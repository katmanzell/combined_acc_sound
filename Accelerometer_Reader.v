==> flow/design.v <==
module Accelerometer_Reader (
	clk,
	scl,
	sda,
	rst_n,
	X_Accel,
	Y_Accel,
	Z_Accel
	);
input clk, rst_n;  
output scl;
inout sda;
reg [7: 0] ACC_XH_READ;  
reg [7: 0] ACC_XL_READ;  
reg [7: 0] ACC_YH_READ;  
reg [7: 0] ACC_YL_READ;  
reg [7: 0] ACC_ZH_READ;  
reg [7: 0] ACC_ZL_READ ;  
reg [7: 0] GYRO_XH_READ;  
reg [7: 0] GYRO_XL_READ;  
reg [7: 0] GYRO_YH_READ;  
reg [7: 0] GYRO_YL_READ;  
reg [7: 0] GYRO_ZH_READ;  
reg [7: 0] GYRO_ZL_READ;  
output reg signed[15:0] X_Accel;
output reg signed[15:0] Y_Accel;
output reg signed[15:0] Z_Accel;
reg signed [15:0] X_Acc;
reg signed [15:0] Y_Acc;
reg signed [15:0] Z_Acc;
reg signed [15:0] X_Gy;
reg signed [15:0] Y_Gy;
reg signed [15:0] Z_Gy;  
reg [2: 0] cnt;  
reg [8: 0] cnt_sum;  
reg scl_r;  
reg [19: 0] cnt_10ms;
always @(posedge clk or negedge rst_n) begin
	if (~rst_n) begin
		X_Acc = 16'b0;
		Y_Acc = 16'b0;
		Z_Acc = 16'b0;
		X_Gy = 16'b0;
		Y_Gy = 16'b0;
		Z_Gy = 16'b0;	
	end
	else begin
		X_Acc = {ACC_XH_READ,ACC_XL_READ};
		Y_Acc = {ACC_YH_READ,ACC_YL_READ};
		Z_Acc = {ACC_ZH_READ,ACC_ZL_READ};
		X_Gy = {GYRO_XH_READ,GYRO_XL_READ};
		Y_Gy = {GYRO_YH_READ,GYRO_YL_READ};
		Z_Gy = {GYRO_ZH_READ,GYRO_ZL_READ};
	end
end
always @ (posedge clk or negedge rst_n)
begin
	if (! rst_n) 
		cnt_10ms <= 20'd0;
	else
	cnt_10ms <= cnt_10ms + 1'b1;
end
always @ (posedge clk or negedge rst_n)
begin
	if (! rst_n) 
		cnt_sum <= 0;
	else if (cnt_sum == 9'd499)
		cnt_sum <= 0;
	else
	cnt_sum <= cnt_sum + 1'b1;
end
always @ (posedge clk or negedge rst_n)
begin
	if (! rst_n)
		cnt <= 3'd5;
	else 
	begin
		case (cnt_sum)
			9'd124: cnt <= 3'd1;  
			9'd249: cnt <= 3'd2;  
			9'd374: cnt <= 3'd3;  
			9'd499 : cnt <= 3'd0;  
			default: cnt <= 3'd5;
		endcase
	end
end
always @ (posedge clk or negedge rst_n)
begin
	if (! rst_n)
		scl_r <= 1'b0;
	else if (cnt == 3'd0)
		scl_r <= 1'b1;
	else if (cnt == 3'd2)
		scl_r <= 1'b0;
end
assign scl = scl_r;  
parameter IDLE = 4'd0;
parameter START1 = 4'd1; 
parameter ADD1 = 4'd2;
parameter ACK1 = 4'd3;
parameter ADD2 = 4'd4;
parameter ACK2 = 4'd5;
parameter START2 = 4'd6;
parameter ADD3 = 4'd7;
parameter ACK3 = 4'd8;
parameter DATA = 4'd9;
parameter ACK4 = 4'd10;
parameter STOP1 = 4'd11;
parameter STOP2 = 4'd12;
parameter ADD_EXT = 4'd13;
parameter ACK_EXT = 4'd14;
reg [3: 0] state;  
reg sda_r;  
reg sda_link;  
reg [3: 0] num;
reg [7: 0] db_r;
reg [4: 0] times;  
always @ (posedge clk or negedge rst_n)
begin
	if (! rst_n)
	begin
		state <= IDLE;
		sda_r <= 1'b1;  
		sda_link <= 1'b0;  
		num <= 4'd0; 
		ACC_XH_READ <= 8'h00;
		ACC_XL_READ <= 8'h00;
		ACC_YH_READ <= 8'h00;
		ACC_YL_READ <= 8'h00;
		ACC_ZH_READ <= 8'h00;
		ACC_ZL_READ <= 8'h00;
		GYRO_XH_READ <= 8'h00;
		GYRO_XL_READ <= 8'h00;
		GYRO_YH_READ <= 8'h00;
		GYRO_YL_READ <= 8'h00;
		GYRO_ZH_READ <= 8'h00;
		GYRO_ZL_READ <= 8'h00;
		times <= 5'b0;
	end
	else
	case (state)
		IDLE: begin
			times <= times + 1'b1;
			sda_link <= 1'b1;  
			sda_r <= 1'b1;  
			db_r <= 8'hD0;  
			state = START1;
		end
	    START1: begin  
	    	if ((cnt == 3'd1))
				begin 
					num <= 4'd0;
					sda_link <= 1'b1;  
					sda_r <= 1'b0;  
					state <= ADD1;
				end
			else
			state <= START1;
		end
		ADD1: begin  
		if ((cnt == 3'd3))  
			if (num == 4'd8)  
				begin		
					sda_r <= 1'b1;
					sda_link <= 1'b0;  
					state <= ACK1;
					num <= 4'd0;  
				end
			else
			begin
				state <= ADD1;
				num <= num + 1'b1;
				sda_r <= db_r [4'd7-num];  
			end
			else
			state <= ADD1;
		end
		ACK1: begin  
			if ((cnt == 3'd2))
			begin
				state <= ADD2;
			case (times)  
				5'd1: db_r <= 8'h6B;
				5'd2: db_r <= 8'h19;
				5'd3: db_r <= 8'h1A;
				5'd4: db_r <= 8'h1B;
				5'd5: db_r <= 8'h1C;
				5'd6: db_r <= 8'h3B;
				5'd7: db_r <= 8'h3C;
				5'd8: db_r <= 8'h3D;
				5'd9: db_r <= 8'h3E;
				5'd10: db_r <= 8'h3F;
				5'd11: db_r <= 8'h40;
				5'd12: db_r <= 8'h43;
				5'd13: db_r <= 8'h44;
				5'd14: db_r <= 8'h45;
				5'd15: db_r <= 8'h46;
				5'd16: db_r <= 8'h47;
				5'd17: db_r <= 8'h48;
				default: begin
					db_r <= 8'h6B;
					times <= 5'd1;
				end
			endcase
		end
		else
			state <= ACK1;  
		end
		ADD2: begin
		if ((cnt == 3'd3))  
		begin
			if (num == 4'd8)
			begin
				num <= 4'd0;
				sda_r <= 1'b1;
				sda_link <= 1'b0;
				state <= ACK2;
			end
			else
			begin
				sda_link <= 1'b1;
				state <= ADD2;
				num <= num + 1'b1;
				sda_r <= db_r [4'd7-num];  
			end
		end
			else
			state <= ADD2;
		end
		ACK2: begin  
			if ((cnt == 3'd2))
			begin
			case (times)  
				3'd1: db_r <= 8'h00;
				3'd2: db_r <= 8'h07;
				3'd3: db_r <= 8'h06;
				3'd4: db_r <= 8'h18;
				3'd5: db_r <= 8'h01;
				3'd6: db_r <= 8'hD1;
				default: db_r <= 8'hD1;
			endcase
			if (times >= 5'd6)
				state <= START2;
			else
			state <= ADD_EXT;
		end
		else
				state <= ACK2;  
		end
 		ADD_EXT: begin  
 			if ((cnt == 3'd3))
 			begin
 				if (num == 4'd8)
 				begin
 					num <= 4'd0;
 					sda_r <= 1'b1;
					sda_link <= 1'b0;  
					state <= ACK_EXT;
				end
				else
				begin
					sda_link <= 1'b1;
					state <= ADD_EXT;
					num <= num + 1'b1;
					sda_r <= db_r [4'd7-num];  
				end
			end
			else
			state <= ADD_EXT;
		end
		ACK_EXT: begin
			if ((cnt == 3'd2))
			begin
				sda_r <= 1'b1;  
				state <= STOP1;
			end
			else
				state <= ACK_EXT;  
			end
			START2: begin
			if ((cnt == 3'd3))  
			begin
				sda_link <= 1'b1;  
				sda_r <= 1'b1;  
				state <= START2;
			end
			else if ((cnt == 3'd1))  
			begin
				sda_r <= 1'b0;  
				state <= ADD3;
			end
			else 
				state <= START2;
		end
		ADD3: begin
		if ((cnt == 3'd3))  
		begin
			if (num == 4'd8)
			begin
				num <= 4'd0;
				sda_r <= 1'b1;  
				sda_link <= 1'b0;  
				state <= ACK3;
			end
			else
			begin
				num <= num + 1'b1;
				sda_r <= db_r [4'd7-num];  
				state <= ADD3;
			end
		end
		else 
			state <= ADD3;
		end
		ACK3: begin
		if ((cnt == 3'd2))
		begin
			state <= DATA;
			sda_link <= 1'b0;  
		end
		else
			state <= ACK3;  
		end
		DATA: begin
			if (num <= 4'd7)
			begin
				state <= DATA;
				if ((cnt == 3'd1))
				begin
					num <= num + 1'b1;
					case (times)
						5'd6: ACC_XH_READ [4'd7-num] <= sda;
						5'd7: ACC_XL_READ [4'd7-num] <= sda;
						5'd8: ACC_YH_READ [4'd7-num] <= sda;
						5'd9: ACC_YL_READ [4'd7-num] <= sda;
						5'd10: ACC_ZH_READ [4'd7-num] <= sda;
						5'd11: ACC_ZL_READ [4'd7-num] <= sda;
						5'd12: GYRO_XH_READ [4'd7-num] <= sda;
						5'd13: GYRO_XL_READ [4'd7-num] <= sda;
						5'd14: GYRO_YH_READ [4'd7-num] <= sda;
						5'd15: GYRO_YL_READ [4'd7-num] <= sda;
						5'd16: GYRO_ZH_READ [4'd7-num] <= sda;
						5'd17: GYRO_ZL_READ [4'd7-num] <= sda;
					default:;  
				endcase
			end
		end
		else if (((cnt == 3'd3)) && (num == 4'd8))
		begin
			sda_link <= 1'b1;  
			num <= 4'd0;  
			state <= ACK4;
		end
		else
			state <= DATA;
		end
		ACK4: begin
		if (times == 5'd17)
			times <= 5'd0;
		if ((cnt == 3'd2))
		begin
			sda_r <= 1'b1;  
			state <= STOP1;
		end
		else
			state <= ACK4;  
		end
		STOP1: begin
		if ((cnt == 3'd3))  
		begin
			sda_link <= 1'b1;  
			sda_r <= 1'b0;  
			state <= STOP1;
		end
		else if ((cnt == 3'd1))  
		begin
			sda_r <= 1'b1;  
			state <= STOP2;
		end
		else
			state <= STOP1;
		end
		STOP2: begin
		if ((cnt == 3'd3))
			sda_r <= 1'b1;
		else if (cnt_10ms == 20'hffff0) begin 
			state <= IDLE;
			X_Accel <= X_Acc;
			Y_Accel <= Y_Acc;
			Z_Accel <= Z_Acc;
		end
		else begin
			state <= STOP2;
		end
	end
	default: state <= IDLE;
	endcase
end
assign sda = sda_link ? sda_r: 1'bz;
endmodule 
## Step by step through the tools: Accelerometer_Reader

What the tools print for Accelerometer_Reader, step after step.
Line numbers count from 1 in the design file above.
Cell names lack the library's common part.
The mark n/a stands for no value.

| set-up | value |
|---|---|
| design top | Accelerometer_Reader |
| clock port | clk |
| library | sky130hd |
| corner | tt_025C_1v80 |

## After elaboration

Counts by Yosys on the flattened word-level netlist (proc, flatten, opt, wreduce; memories kept). Register bits leave out memories and registers merged into their read ports (data or address). Print and check cells are left out.

| operators by class | value |
|---|---|
| add/sub/neg operators | 6 |
| magnitude comparators | 2 |
| equality and inequality tests | 59 |
| shift operators | 3 |
| mux-type cells | 61 |
| bitwise operators | 14 |
| reduce/logical cells | 27 |

Operator list:

| cell | number |
|---|---|
| 7-bit case mux with 16-bit select | 1 |
| 4-bit case mux with 15-bit select | 1 |
| 8-bit AND | 6 |
| 8-bit bitwise OR | 6 |
| 4-bit two-way mux | 12 |
| 5-bit by 4-bit equality test with 1-bit output with constant B | 8 |
| 8-bit case mux with 5-bit select | 1 |
| 4-bit AND reduction | 9 |
| 4-bit equality test with constant B | 8 |
| 1-bit two-way mux | 25 |
| 8-bit case mux with 3-bit select | 1 |
| 2-bit != test with constant B | 10 |
| 20-bit by 1-bit adder with 20-bit output with constant B | 1 |
| 20-bit equality test with constant B | 1 |
| 5-bit by 3-bit equality test with 1-bit output with constant B | 4 |
| 9-bit equality test with constant B | 2 |
| 17-bit OR reduction | 1 |
| 4-bit by 3-bit equality test with 1-bit output with constant B | 4 |
| 8-bit two-way mux | 2 |
| 5-bit case mux with 3-bit select | 1 |
| 5-bit two-way mux | 3 |
| 1-bit case mux with 7-bit select | 2 |
| 2-bit by 1-bit != test with 1-bit output with constant B | 6 |
| 4-bit case mux with 3-bit select | 1 |
| 3-bit case mux with 4-bit select | 1 |
| 3-bit two-way mux | 4 |
| 11-bit nonzero test | 1 |
| 10-bit nonzero test | 1 |

Other operator kinds: 34; their cells: 49.

| storage and ports | value |
|---|---|
| bits in registers | 200 |
| bits of input ports | 2 |
| output and inout bits | 50 |
| word-level cells | 194 |

## Longest topological paths

Depth = most cells in a row (Yosys ltp): at word level without a register or memory, in the mapped netlist without a sequential cell, where the memories' decode and read muxes count.

| depth | value |
|---|---|
| depth after elaboration | 6 |
| ABC_AREA | 0 |
| mapped depth | 9 |
| gate-level depth less buffers | 7 |

## Netlist

Source: synth_stat.txt of the flow (Yosys; design flattened, memories mapped). It holds for the ABC_AREA given above (unset counts as 0); a run with the other value may have another netlist.
Totals and module areas in this step are rounded.

Cell types:

| type | number | area in all (um^2) |
|---|---|---|
| dfrtp_1 | 153 | 3.83E+03 |
| edfxtp_1 | 56 | 1.68E+03 |
| nand2_1 | 68 | 255.245 |
| o21ai_1 | 48 | 240.23 |
| ha_1 | 15 | 187.68 |
| o31ai_1 | 20 | 150.144 |
| xnor2_1 | 17 | 148.893 |
| o2bb2ai_1 | 16 | 140.134 |
| nor2_1 | 34 | 127.622 |
| nand3_1 | 23 | 115.11 |
| o21ai_0 | 20 | 100.096 |
| a22o_1 | 11 | 96.342 |
| inv_1 | 24 | 90.086 |
| xor2_1 | 10 | 87.584 |
| a21oi_1 | 14 | 70.067 |
| nand4_1 | 10 | 62.56 |
| clkbuf_1 | 16 | 60.058 |
| nor2b_1 | 9 | 56.304 |

Not listed: further types 47, cells in them 114.

| synthesis totals | value |
|---|---|
| cells in the netlist | 678 |
| mapped area | 8,410 um^2 |
| sequential part of the area | 5,560 um^2 |
| flip-flop cells | 211 |
| buffers | 28 |

## Path before layout

OpenSTA on the mapped netlist: ideal clock, no wires. The path of least setup slack (recovery checks aside). Input and output delay are each 20% of the period. Register names are those of the netlist, which keeps one name where synthesis merged equal registers.

| timing after synthesis | value |
|---|---|
| path kind | reg2reg |
| start | register cnt_10ms[9] |
| end | register X_Accel[0] |
| period | 3.59 ns |
| library setup time | 0.410 ns |
| time at the first pin | 0.000 ns |
| data arrival time | 2.547 ns |
| data required time | 3.180 ns |
| slack | 0.633 ns |
| delay of the path | 2.957 ns |
| driving pins on the path | 6 |
| path buffers | 0 |
| period reached after synthesis | 2.957 ns |

"delay of the path" = arrival - input delay + setup time.
"driving pins on the path": output pins that drive a net of the path, with the launching flip-flop's if there is one; two outputs of one cell count as two.
"period reached after synthesis" = period - worst setup slack (recovery checks aside). The figure is calculated, with input and output delays left at 20% of the set period.
Between the ends stands the longest chain of elaborated cells between them, by number of cells; it is not shown to be the way that was timed. Of several equally long chains one is given.
A line is the first line of the expression or statement that the cell stems from. Yosys adds cells for indexed reads and writes and turns some case tables into memories.

| between the ends, after synthesis | value |
|---|---|
| path through | dfrtp_1 -> and4_1 -> nand3_1 -> or4_1 -> nor2_1 -> and2_1 |
| cells in the longest elaborated chain | 2 |
| elaborated cells on any way between the ends | 2 |
| RTL lines with such cells | 1 |
| classes of those cells | eq/ne: 1; reduce/logical: 1 |

Ends and longest elaborated chain, after synthesis:

| item | RTL line | RTL |
|---|---|---|
| start: declaration | 37 | `reg [19: 0] cnt_10ms;` |
| start: assignment | 59 | `cnt_10ms <= 20'd0;` |
| start: assignment | 61 | `cnt_10ms <= cnt_10ms + 1'b1;` |
| 20-bit equality test | 386 | `else if (cnt_10ms == 20'hffff0) begin` |
| 4-bit AND reduction | n/a |  |
| end: assignment | 388 | `X_Accel <= X_Acc;` |
| end: declaration | 25 | `output reg signed[15:0] X_Accel;` |

## Timing after layout

From the final timing report of job 1: the path of least setup slack in the routed layout; clock arrival at registers is part of the times.

| timing post-layout | value |
|---|---|
| path kind | reg2reg |
| start | register num[0] |
| end | register ACC_XH_READ[4] |
| period | 4.32 ns |
| library setup time | 0.12 ns |
| time at the first pin | 0.52 ns |
| data arrival time | 3.08 ns |
| data required time | 4.71 ns |
| slack | 1.63 ns |
| driving pins on the path | 7 |
| path buffers | 0 |

Between the ends stands the longest chain of elaborated cells between them, by number of cells; it is not shown to be the way that was timed. Of several equally long chains one is given.
A register here has more assigning lines than the two given.
Lines with a computed index may be missing from the assigning lines.

| between the ends, post-layout | value |
|---|---|
| path through | dfrtp_1 -> ha_1 -> or3b_1 -> o31ai_1 -> nand3_1 -> nor2_1 -> mux2_1 |
| cells in the longest elaborated chain | 6 |
| elaborated cells on any way between the ends | 9 |
| classes of those cells | add/sub: 2; compare: 1; shift: 2; logic: 3; reduce/logical: 1 |

Ends and longest elaborated chain, post-layout:

| item | RTL line | RTL |
|---|---|---|
| start: declaration | 115 | `reg [3: 0] num;` |
| start: assignment | 172 | `num <= num + 1'b1;` |
| start: assignment | 223 | `num <= num + 1'b1;` |
| 3-bit by 4-bit subtractor with 4-bit output | 332 | `5'd6: ACC_XH_READ [4'd7-num] <= sda;` |
| 4-bit negation with 5-bit output | 332 |  |
| 1-bit by 5-bit variable shift with 8-bit output | 332 |  |
| 8-bit NOT | 332 |  |
| 8-bit AND | 332 |  |
| 8-bit bitwise OR | 332 |  |
| end: assignment | 126 | `ACC_XH_READ <= 8'h00;` |
| end: declaration | 13 | `reg [7: 0] ACC_XH_READ;` |

Wiki page: Accelerometer_Reader / flow data

Top module Accelerometer_Reader; platform sky130hd; tools Yosys and OpenROAD; 2 stored runs in no particular order. Input and output delays are each 20% of the period that was set; the output load is 0.01 pF.
"period reached": clock period set for the run, less the worst setup slack. It is reckoned from that one timing run; input and output delays stay at 20% of the period that was set.
By "worst setup path time" is meant the share of the clock period that the worst setup path is allowed (20% is reserved at inputs, 20% at outputs), minus its slack. Clock arrival times at its registers enter into it.
"total power after layout" rests on the timing tool's default activity at the inputs, not on a simulated workload.
The results are shown rounded.

#### Job 1

| setting | value |
|---|---|
| period_ns | `4.32` |
| CORE_UTILIZATION | `39` |
| SETUP_SLACK_MARGIN | `0.18` |
| PLACE_DENSITY_LB_ADDON | `0.29` |
| CELL_PAD_IN_SITES_GLOBAL_PLACEMENT | `2` |
| CELL_PAD_IN_SITES_DETAIL_PLACEMENT | `1` |
| TNS_END_PERCENT | `15` |
| GPL_ROUTABILITY_DRIVEN | `0` |
| CAP_MARGIN | `10` |
| MIN_ROUTING_LAYER | `met2` |
| MAX_ROUTING_LAYER | `met4` |
| CORE_MARGIN | `2` |
| SLEW_MARGIN | `20` |

| result | value |
|---|---|
| setup slack of the critical path | 1.63 ns |
| worst setup path time | 2.69 ns |
| worst path kind | reg2reg |
| total power after layout | 3,950 uW |
| setup total negative slack | 0.000 ns |
| post-synthesis cell area | 8,410 um^2 |
| period reached | 2.691 ns |
| final design utilization | 46.8 % |
| full die area | 22,700 um^2 |
| standard-cell area after routing | 9,860 um^2 |

#### Job 2

| setting | value |
|---|---|
| period_ns | `3.49` |
| CORE_UTILIZATION | `19` |
| CAP_MARGIN | `20` |
| CORE_MARGIN | `2` |
| SLEW_MARGIN | `20` |

| result | value |
|---|---|
| setup slack of the critical path | 0.869 ns |
| worst setup path time | 2.62 ns |
| worst path kind | reg2reg |
| total power after layout | 4,890 uW |
| setup total negative slack | 0.000 ns |
| post-synthesis cell area | 8,410 um^2 |
| period reached | 2.621 ns |
| final design utilization | 23.4 % |
| full die area | 45,900 um^2 |
| standard-cell area after routing | 10,300 um^2 |
